==> flow/design.v <==
`timescale 1ns / 1ps
module priority_controller #(
    parameter NUM_TASKS = 4,
    parameter TASK_ID_WIDTH = $clog2(NUM_TASKS)
) (
    input           clk,
    input           rst,
    input           start,
    input  [NUM_TASKS-1:0]                inp,
    input  [NUM_TASKS*TASK_ID_WIDTH-1:0]  priority_def,
    input  [NUM_TASKS-1:0]                resource_needed,
    output reg [NUM_TASKS-1:0]            out,
    output reg                            resource_locked,
    output reg [TASK_ID_WIDTH-1:0]        resource_owner
);
    reg [TASK_ID_WIDTH-1:0] value [NUM_TASKS-1:0];
    reg [NUM_TASKS-1:0]            next_out;
    reg [TASK_ID_WIDTH-1:0]        next_value [NUM_TASKS-1:0];
    reg                            next_resource_locked;
    reg [TASK_ID_WIDTH-1:0]        next_resource_owner;
    reg [TASK_ID_WIDTH-1:0] static_winner_id;
    reg [TASK_ID_WIDTH-1:0] static_winner_prio;
    reg [TASK_ID_WIDTH-1:0] owner_prio;
    integer i;
    reg found_winner;
    always @(posedge clk or posedge rst) begin
        if (rst) begin
            out <= 0;  
            resource_locked <= 1'b0;
            resource_owner  <= 0;
            for (i = 0; i < NUM_TASKS; i = i + 1) begin
                value[i] <= 0;
            end
        end else begin
            out <= next_out;
            resource_locked <= next_resource_locked;
            resource_owner  <= next_resource_owner;
            for (i = 0; i < NUM_TASKS; i = i + 1) begin
                value[i] <= next_value[i];
            end
        end
    end
    always @(*) begin
        next_out = out;
        next_resource_locked = resource_locked;
        next_resource_owner = resource_owner;
        for (i = 0; i < NUM_TASKS; i = i + 1) begin
            next_value[i] = value[i];
        end
        if (start) begin
            for (i = 0; i < NUM_TASKS; i = i + 1) begin
                next_value[i] = priority_def[i*TASK_ID_WIDTH +: TASK_ID_WIDTH];
            end
        end
        begin
            found_winner = 1'b0;
            static_winner_id = 0; 
            static_winner_prio = 0;
            for (i = NUM_TASKS - 1; i >= 0; i = i - 1) begin
                if (!found_winner && inp[value[i]]) begin
                    static_winner_id = value[i];
                    static_winner_prio = i;
                    found_winner = 1'b1;
                end
            end
        end
        owner_prio = priority_def[resource_owner*TASK_ID_WIDTH +: TASK_ID_WIDTH];
        if (resource_locked && resource_needed[static_winner_id] && (static_winner_prio > owner_prio)) begin
            next_out = (1'b1 << resource_owner);
        end else begin
            if (resource_needed[static_winner_id] && resource_locked) begin
                next_out = 0;
            end else if (inp == 0) begin
                next_out = 0;
            end
            else begin
                next_out = (1'b1 << static_winner_id);
            end
        end
        if (!resource_locked && resource_needed[static_winner_id] && (next_out == (1'b1 << static_winner_id))) begin
            next_resource_locked = 1'b1;
            next_resource_owner = static_winner_id;
        end
        else if (resource_locked && inp[resource_owner] == 1'b0) begin
            next_resource_locked = 1'b0;
        end
    end
endmodule
# Reports on priority_controller
# What the tools print for priority_controller, step after step.
# Line numbers count from 1 in the design file above.
# Operators carry their Yosys type and port widths (W data, S select, Z words).
design:
  top_module: "priority_controller"
  clock: "clk"
  cell_library: "sky130hd"
  pvt_corner: "tt_025C_1v80"

# Elaborated design
# Source: Yosys, flattened and elaborated. Widths are those after wreduce. Registers that Yosys merges into a memory's read port (data or address) are not register bits. Print and check cells do not count. Equal cells are merged and count once.
classes:
  shift: 9
  eq_ne: 1
  n_logic: 1
  n_mux: 16
  n_reduce_logical: 14
  cmp: 1
op_table:
  columns: ["op", "n"]
  rows:
  - ["$shiftx A4 B2 Y1", 6]
  - ["$mux W2", 8]
  - ["$mux W4", 3]
  - ["$logic_and A1 B1 Y1", 8]
  - ["$shl A1 B2 Y4 const A", 2]
  - ["$shiftx A8 B4 Y2", 1]
  - ["$mux W1", 5]
  - ["$logic_not A1 Y1", 4]
  - ["$eq A4 B4 Y1", 1]
  - ["$logic_not A4 Y1", 1]
  - ["$gt A2 B2 Y1", 1]
  - ["$reduce_bool A2 Y1", 1]
  - ["$not A1 Y1", 1]
bits:
  in_bits: 19
  register_bits: 15
  output_inout_bits: 7

# Logic depth
# Depth = most cells in a row (Yosys ltp): at word level without a register or memory, in the mapped netlist without a sequential cell, where the memories' decode and read muxes count.
logic_depth:
  word_depth: 18
  ABC_AREA: 0
  ltp_mapped: 11
  mapped_depth_nobuf: 10

# Synthesis result
# Yosys stat after the flow's synthesis: flattened, memories mapped to cells. It holds for the ABC_AREA given above (unset counts as 0); a run with the other value may have another netlist.
# Totals and module areas in this step are rounded.
by_type:
  columns: ["type", "n"]
  rows:
  - ["sky130_fd_sc_hd__dfrtp_1", 15]
  - ["sky130_fd_sc_hd__mux4_1", 4]
  - ["sky130_fd_sc_hd__mux4_2", 3]
  - ["sky130_fd_sc_hd__o211ai_1", 8]
  - ["sky130_fd_sc_hd__mux2_2", 4]
  - ["sky130_fd_sc_hd__inv_1", 11]
  - ["sky130_fd_sc_hd__mux2i_1", 3]
  - ["sky130_fd_sc_hd__nor3_1", 6]
  - ["sky130_fd_sc_hd__o21ai_0", 6]
  - ["sky130_fd_sc_hd__a211o_1", 3]
  - ["sky130_fd_sc_hd__nand2_1", 7]
  - ["sky130_fd_sc_hd__a21oi_1", 5]
  - ["sky130_fd_sc_hd__ha_1", 2]
  - ["sky130_fd_sc_hd__nand3_1", 5]
  - ["sky130_fd_sc_hd__o211a_1", 2]
  - ["sky130_fd_sc_hd__nor4b_1", 2]
  - ["sky130_fd_sc_hd__o211a_4", 1]
  - ["sky130_fd_sc_hd__o2bb2ai_1", 2]
# Other cell types: 24; their cells: 32.
synth_totals:
  ffs: 15
  buffers: 5
  seq_area_um2: 375
  area_um2: 1220
  cells: 121

# Path before layout
# Source: OpenSTA report_checks on the synthesized netlist (no wires, ideal clock, input and output delay 20% of the period each), path of least setup slack; recovery checks are left aside. Register names are those of the netlist, which keeps one name where synthesis merged equal registers.
synth_timing:
  path_type: "input to register"
  from: "input port inp[3]"
  to: "register out[3]"
  input_delay_ns: 0.918
  arrival_ns: 2.861
  driving_pins: 9
  setup_time_ns: 0.135
  t_first_pin_ns: 0.918
  slack_ns: 1.595
  t_required_ns: 4.455
  clock_period_ns: 4.59
  delay_ns: 2.078
  path_buffers: 1
  period_less_setup_slack_ns: 2.995
# "delay_ns" = arrival - input delay + setup time.
# "driving_pins" counts driving pins, that of a launching flip-flop among them; a cell with two outputs on the path counts twice.
# "period_less_setup_slack_ns" = period - worst setup slack (recovery checks aside). The figure is calculated, with input and output delays left at 20% of the set period.
# The rows between start and end are the longest chain of elaborated cells between them; the timing report does not say that the signal goes this way. Where chains are equally long, one stands for them.
# Each line given opens the expression or statement behind the cell; cells for indexed reads and writes are added by Yosys, which also makes memories of some case tables.
synth_between:
  cell_sequence: "sky130_fd_sc_hd__buf_6 -> sky130_fd_sc_hd__mux4_2 -> sky130_fd_sc_hd__or2_2 -> sky130_fd_sc_hd__ha_1 -> sky130_fd_sc_hd__nor2b_1 -> sky130_fd_sc_hd__o211a_1 -> sky130_fd_sc_hd__and3_1 -> sky130_fd_sc_hd__o211ai_1 -> sky130_fd_sc_hd__o211ai_1"
  elab_chain_cells: 15
  cone_cells: 30
synth_lines:
  columns: ["element", "line", "rtl"]
  rows:
  - ["start: declaration", 9, "input  [NUM_TASKS-1:0]                inp,"]
  - ["$shiftx A4 B2 Y1", 60, "if (!found_winner && inp[value[i]]) begin"]
  - ["$mux W1", 60, null]
  - ["$logic_not A1 Y1", 60, null]
  - ["$logic_and A1 B1 Y1", 60, null]
  - ["$mux W1", 60, null]
  - ["$logic_not A1 Y1", 60, null]
  - ["$logic_and A1 B1 Y1", 60, null]
  - ["$mux W1", 60, null]
  - ["$logic_not A1 Y1", 60, null]
  - ["$logic_and A1 B1 Y1", 60, null]
  - ["$mux W2", 60, null]
  - ["$shl A1 B2 Y4", 77, "next_out = (1'b1 << static_winner_id);"]
  - ["$mux W4", 73, "end else if (inp == 0) begin"]
  - ["$mux W4", 71, "if (resource_needed[static_winner_id] && resource_locked) begin"]
  - ["$mux W4", 68, "if (resource_locked && resource_needed[static_winner_id] && (static_winner_prio > owner_prio)) begin"]
  - ["end: assignment", 28, "out <= 0;"]
  - ["end: assignment", 35, "out <= next_out;"]
  - ["end: declaration", 12, "output reg [NUM_TASKS-1:0]            out,"]

# Timing after layout
# Path of least setup slack in the final report of flow run A (OpenROAD, finished layout, wires in). Where an end is a register, its clock arrival counts in the times.
layout_timing:
  path_type: "input to register"
  from: "input port inp[1]"
  to: "register out[3]"
  clock_period_ns: 3.46
  t_first_pin_ns: 0.69
  driving_pins: 9
  setup_time_ns: 0.12
  input_delay_ns: 0.69
  path_buffers: 1
  slack_ns: 0.39
  t_required_ns: 3.64
  arrival_ns: 3.25
# The rows between start and end are the longest chain of elaborated cells between them; the timing report does not say that the signal goes this way. Where chains are equally long, one stands for them.
layout_between:
  cell_sequence: "sky130_fd_sc_hd__clkdlybuf4s50_1 -> sky130_fd_sc_hd__mux4_1 -> sky130_fd_sc_hd__or2_2 -> sky130_fd_sc_hd__ha_1 -> sky130_fd_sc_hd__nor2b_1 -> sky130_fd_sc_hd__o211a_1 -> sky130_fd_sc_hd__and3_1 -> sky130_fd_sc_hd__o211ai_1 -> sky130_fd_sc_hd__o211ai_1"
  elab_chain_cells: 15
  cone_cells: 30
layout_lines:
  columns: ["element", "line", "rtl"]
  rows:
  - ["start: declaration", 9, "input  [NUM_TASKS-1:0]                inp,"]
  - ["$shiftx A4 B2 Y1", 60, "if (!found_winner && inp[value[i]]) begin"]
  - ["$mux W1", 60, null]
  - ["$logic_not A1 Y1", 60, null]
  - ["$logic_and A1 B1 Y1", 60, null]
  - ["$mux W1", 60, null]
  - ["$logic_not A1 Y1", 60, null]
  - ["$logic_and A1 B1 Y1", 60, null]
  - ["$mux W1", 60, null]
  - ["$logic_not A1 Y1", 60, null]
  - ["$logic_and A1 B1 Y1", 60, null]
  - ["$mux W2", 60, null]
  - ["$shl A1 B2 Y4", 77, "next_out = (1'b1 << static_winner_id);"]
  - ["$mux W4", 73, "end else if (inp == 0) begin"]
  - ["$mux W4", 71, "if (resource_needed[static_winner_id] && resource_locked) begin"]
  - ["$mux W4", 68, "if (resource_locked && resource_needed[static_winner_id] && (static_winner_prio > owner_prio)) begin"]
  - ["end: assignment", 28, "out <= 0;"]
  - ["end: assignment", 35, "out <= next_out;"]
  - ["end: declaration", 12, "output reg [NUM_TASKS-1:0]            out,"]

==> results <==
Stored flow runs of priority_controller (2 of them; Yosys, OpenROAD, sky130hd). They differ in their settings and are not a sequence. Constraints: input delay and output delay 20% of the set period each, output load 0.01 pF.
By "achieved_clock_period_ns" is meant the clock period of the run minus its worst setup slack. This is arithmetic on one report: input and output delays are still those of the set period (20% each).
"worstPathTime_ns" means the part of the period allowed to the worst setup path (the constraints hold back 20% at inputs and 20% at outputs) less its slack; where the path has registers, the arrival times of their clocks count too.
"fin_power_uw" rests on the timing tool's default activity at the inputs, not on a simulated workload.
Results are given in rounded form.

--- flow run A ---
==> flow/run.sh <==
#!/bin/bash
# the make line also repeats the synthesis and layout settings of config.mk as NAME=value (left out here)
make -C /OpenROAD-flow-scripts/flow DESIGN_CONFIG=/design/flow/config.mk WORK_HOME=/design/flow/orfs CLKGATE_MAP_FILE= finish
==> flow/config.mk <==
export PLATFORM = sky130hd
export DESIGN_NAME = priority_controller
export DESIGN_NICKNAME = priority_controller
export VERILOG_FILES = /design/flow/design.v
export SDC_FILE = /design/flow/constraint.sdc
export NUM_CORES = 4
export LEC_CHECK = 0
export CAP_MARGIN = 20
export CORE_ASPECT_RATIO = 1.64
export CORE_MARGIN = 10
export CORE_UTILIZATION = 64
export CTS_CLUSTER_DIAMETER = 336
export GPL_TIMING_DRIVEN = 1
export SLEW_MARGIN = 20
==> flow/constraint.sdc <==
create_clock -name core_clock -period 3.46 [get_ports {clk}]
set_input_delay 0.6920 -clock core_clock [delete_from_list [all_inputs] [get_ports {clk}]]
set_output_delay 0.6920 -clock core_clock [all_outputs]
set_load 0.01 [all_outputs]

==> results, as YAML <==
results:
  post_route_util_pct: 83.1
  fin_ws_ns: 0.391
  worstPathTime_ns: 2.38
  critical_path_kind: "input to register"
  achieved_clock_period_ns: 3.069
  finalCellArea_um2: 1520
  final_setup_tns_ns: 0.000
  yosys.chip_area_um2: 1220
  design.die.area_um2: 4100
  ws_hold_ns: 0.601
  fin_power_uw: 826

--- flow run B ---
==> flow/run.sh <==
#!/bin/bash
# the make line also repeats the synthesis and layout settings of config.mk as NAME=value (left out here)
make -C /OpenROAD-flow-scripts/flow DESIGN_CONFIG=/design/flow/config.mk WORK_HOME=/design/flow/orfs CLKGATE_MAP_FILE= finish
==> flow/config.mk <==
export PLATFORM = sky130hd
export DESIGN_NAME = priority_controller
export DESIGN_NICKNAME = priority_controller
export VERILOG_FILES = /design/flow/design.v
export SDC_FILE = /design/flow/constraint.sdc
export NUM_CORES = 4
export LEC_CHECK = 0
export CAP_MARGIN = 20
export CORE_MARGIN = 2
export CORE_UTILIZATION = 40
export SLEW_MARGIN = 20
==> flow/constraint.sdc <==
create_clock -name core_clock -period 2.69 [get_ports {clk}]
set_input_delay 0.5380 -clock core_clock [delete_from_list [all_inputs] [get_ports {clk}]]
set_output_delay 0.5380 -clock core_clock [all_outputs]
set_load 0.01 [all_outputs]

==> results, as YAML <==
results:
  post_route_util_pct: 56.1
  fin_ws_ns: 0.150
  worstPathTime_ns: 2.00
  critical_path_kind: "input to register"
  achieved_clock_period_ns: 2.540
  finalCellArea_um2: 1670
  final_setup_tns_ns: 0.000
  yosys.chip_area_um2: 1220
  design.die.area_um2: 3500
  ws_hold_ns: 0.588
  fin_power_uw: 1100
